==> flow/design.v <==
module metrics_counter #(
    parameter COUNTER_WIDTH =   32  
) (
    input   logic                           clk     ,
    input   logic                           rst_n   ,
    input   logic                           en      ,
    input   logic                           clear   ,
    output  logic   [COUNTER_WIDTH - 1 : 0] cnt     
);
always_ff @( posedge clk or negedge rst_n )
    if ( ~rst_n )                   cnt <= 'd0;         else
    if ( clear )                    cnt <= 'd0;         else
    if ( en )                       cnt <= cnt + 1'b1;
endmodule
### Tool chain data of metrics_counter

What the tools print for metrics_counter, step after step.
Line numbers count from 1 in the design file above.
Operators: Yosys type, input widths -> output width; for muxes data width and select width s.
Library cell names are shortened.
Not given: n/a

| inputs | value |
|---|---|
| design top | metrics_counter |
| clock input | clk |
| cell library | sky130hd |
| library corner | tt_025C_1v80 |

### Word level

Counts by Yosys on the flattened word-level netlist (proc, flatten, opt, wreduce; memories kept). Register bits leave out memories and registers merged into their read ports (data or address). Print and check cells are left out. Cells with the same type and inputs are merged into one.

| bit counts | value |
|---|---|
| register bits after elaboration | 32 |
| latch bits | 0 |
| memory bits (writable) | 0 |
| bits in read-only memories | 0 |
| word width x clocked read ports | 0 |
| memories kept | 0 |
| input bits | 4 |
| output and inout bits | 32 |
| cells after elaboration | 5 |

| operators by class | value |
|---|---|
| add/subtract/negate cells | 1 |
| $mul | 0 |
| div/mod/pow operators | 0 |
| order comparisons | 0 |
| equal/unequal tests | 0 |
| shift operators | 0 |
| mux-type cells | 2 |
| bitwise gates (word level) | 0 |
| reduce/logical cells | 1 |

Operator list:

| operator | number |
|---|---|
| $mux 32 | 2 |
| $add 32x1->32 const B | 1 |
| $reduce_bool 2->1 | 1 |

### Logic depth

Yosys ltp: most cells in a row. Word level: on the elaborated netlist, between registers, memories and ports. Mapped: between sequential cells and ports; inverters and the memories' decode and read muxes count.

| depth | value |
|---|---|
| depth after elaboration | 3 |
| ABC_AREA | 0 |
| gate-level depth with buffers | 7 |
| mapped depth without buffers | 5 |

### Netlist

Yosys stat after the flow's synthesis: flattened, memories mapped to cells. It holds for the ABC_AREA given above (unset counts as 0); a run with the other value may have another netlist.

| mapped netlist | value |
|---|---|
| mapped cells | 176 |
| synthesis area | 0.0016804 mm² |
| sequential area | 0.0008008 mm² |
| mapped flip-flops | 32 |
| buffer cells | 12 |

Cell types:

| type | number | area in all (µm²) |
|---|---|---|
| dfrtp_1 | 32 | 800.768 |
| a21oi_1 | 20 | 100.096 |
| or4_1 | 13 | 97.594 |
| o31ai_1 | 12 | 90.086 |
| xnor2_1 | 7 | 61.309 |
| or3_1 | 9 | 56.304 |
| nand2_1 | 13 | 48.797 |
| nor2_1 | 12 | 45.043 |
| o21ai_0 | 8 | 40.038 |
| and4_1 | 4 | 35.034 |
| xor2_1 | 4 | 35.034 |
| nand4_1 | 5 | 31.28 |
| nand3_1 | 6 | 30.029 |
| o2111ai_4 | 1 | 26.275 |
| nor4_1 | 4 | 25.024 |
| clkbuf_1 | 6 | 22.522 |
| inv_1 | 6 | 22.522 |
| nand4_4 | 1 | 21.27 |

Not listed: further types 10, cells in them 13.

### Path before layout

Source: OpenSTA report_checks on the synthesized netlist (no wires, ideal clock, input and output delay 20% of the period each), path of least setup slack; recovery checks are left aside. Register names are those of the netlist, which keeps one name where synthesis merged equal registers.

| timing after synthesis | value |
|---|---|
| kind | input-to-reg |
| start point | input clear |
| end point | register cnt[27] |
| clock period | 2.64 ns |
| input delay | 0.528 ns |
| library setup time | 0.078 ns |
| launch time at the first pin | 0.528 ns |
| data arrival time | 1.975 ns |
| data required time | 2.562 ns |
| path slack | 0.587 ns |
| delay of the path | 1.525 ns |
| driving pins on the path | 6 |
| buffers on the path | 2 |
| period reached after synthesis | 2.053 ns |

"delay of the path" is the arrival time less input delay plus setup time.
"driving pins on the path" counts driving pins, that of a launching flip-flop among them; a cell with two outputs on the path counts twice.
"period reached after synthesis" = period - worst setup slack (recovery checks aside). The figure is calculated, with input and output delays left at 20% of the set period.
Between the ends stands the longest chain of elaborated cells between them, by number of cells; it is not shown to be the way that was timed. Of several equally long chains one is given.
A line is the first line of the expression or statement that the cell stems from. Yosys adds cells for indexed reads and writes and turns some case tables into memories.
A register here has more assigning lines than the two given.

| between the ends, after synthesis | value |
|---|---|
| path through | buf_4 o2111ai_4 or3_1 clkbuf_2 or4_1 a21oi_1 |
| length of the longest elaborated chain | 1 |
| elaborated cells on any way between the ends | 2 |
| source lines of those cells | 1 |
| those cells by class | mux (1); reduce/logical (1) |

Ends and longest elaborated chain, after synthesis:

| element | line | RTL |
|---|---|---|
| start: declaration | 7 | `input   logic                           clear   ,` |
| $mux 32 | 12 | `if ( clear )                    cnt <= 'd0;         else` |
| end: assignment | 12 |  |
| end: assignment | 13 | `if ( en )                       cnt <= cnt + 1'b1;` |
| end: declaration | 8 | `output  logic   [COUNTER_WIDTH - 1 : 0] cnt` |

### Worst path after layout

From the final timing report of job 2: the path of least setup slack in the routed layout; clock arrival at registers is part of the times.

| timing after layout | value |
|---|---|
| kind | input-to-reg |
| start point | input clear |
| end point | register cnt[26] |
| clock period | 2.3 ns |
| input delay | 0.46 ns |
| library setup time | 0.07 ns |
| launch time at the first pin | 0.46 ns |
| data arrival time | 2.41 ns |
| data required time | 2.57 ns |
| path slack | 0.16 ns |
| driving pins on the path | 6 |
| buffers on the path | 2 |

Between the ends stands the longest chain of elaborated cells between them, by number of cells; it is not shown to be the way that was timed. Of several equally long chains one is given.
A register here has more assigning lines than the two given.

| between the ends, after layout | value |
|---|---|
| path through | clkdlybuf4s50_1 o211ai_1 or3_1 buf_4 or4_1 a21oi_1 |
| length of the longest elaborated chain | 1 |
| elaborated cells on any way between the ends | 2 |
| source lines of those cells | 1 |
| those cells by class | mux (1); reduce/logical (1) |

Ends and longest elaborated chain, after layout:

| element | line | RTL |
|---|---|---|
| start: declaration | 7 | `input   logic                           clear   ,` |
| $mux 32 | 12 | `if ( clear )                    cnt <= 'd0;         else` |
| end: assignment | 12 |  |
| end: assignment | 13 | `if ( en )                       cnt <= cnt + 1'b1;` |
| end: declaration | 8 | `output  logic   [COUNTER_WIDTH - 1 : 0] cnt` |

Below are 2 stored runs of the flow (Yosys, OpenROAD; platform sky130hd) on metrics_counter, each with its settings and what was measured, unordered. Constraints: input delay and output delay 20% of the set period each, output load 0.01 pF.
"achieved period" = clock period - worst setup slack. The figure is calculated, with input and output delays left at 20% of the set period.
"time used up by the worst setup path" is the time allowed to the run's worst setup path (the clock period less input and output delay, where it has them) less its slack. Clock arrival times count: a late capture clock shortens it, a late launch clock lengthens it.
By "overall power" is meant OpenSTA's value without simulated activity: inputs other than the clock are taken to toggle once in ten clock periods, and the tool carries that through the logic.
A setting shown as n/a is not set for that run.
Among the results, n/a means that no value is shown for the run.

| run | period_ns | CORE_UTILIZATION | SETUP_SLACK_MARGIN | PLACE_DENSITY_LB_ADDON | CORE_MARGIN | CELL_PAD_IN_SITES_DETAIL_PLACEMENT | GPL_TIMING_DRIVEN | CTS_CLUSTER_SIZE | CTS_CLUSTER_DIAMETER | MIN_ROUTING_LAYER | MAX_ROUTING_LAYER | CAP_MARGIN | SLEW_MARGIN | worst setup slack after layout (ns) | total negative setup slack (ns) | standard-cell area after layout (mm²) | time used up by the worst setup path (ns) | worst setup path kind | synthesized cell area (mm²) | post-route utilization (%) | overall power (uW) | total die area (mm²) | achieved period (ns) |
|---|---|---|---|---|---|---|---|---|---|---|---|---|---|---|---|---|---|---|---|---|---|---|---|
| job 1 | 1.54 | 44 | -0.05 | 0.01 | 8 | 1 | 1 | 44 | 33 | met1 | met4 | 20 | 20 | n/a | n/a | n/a | n/a | n/a | n/a | n/a | n/a | n/a | n/a |
| job 2 | 2.3 | 54 | n/a | n/a | 2 | n/a | n/a | n/a | n/a | n/a | n/a | 20 | 20 | 0.164 | 0.000 | 0.0021846 | 1.68 | input-to-reg | 0.0016804 | 72.8 | 973.6 | 0.0035742 | 2.136 |

Job 1: incomplete, clock tree synthesis halted on DPL-0033
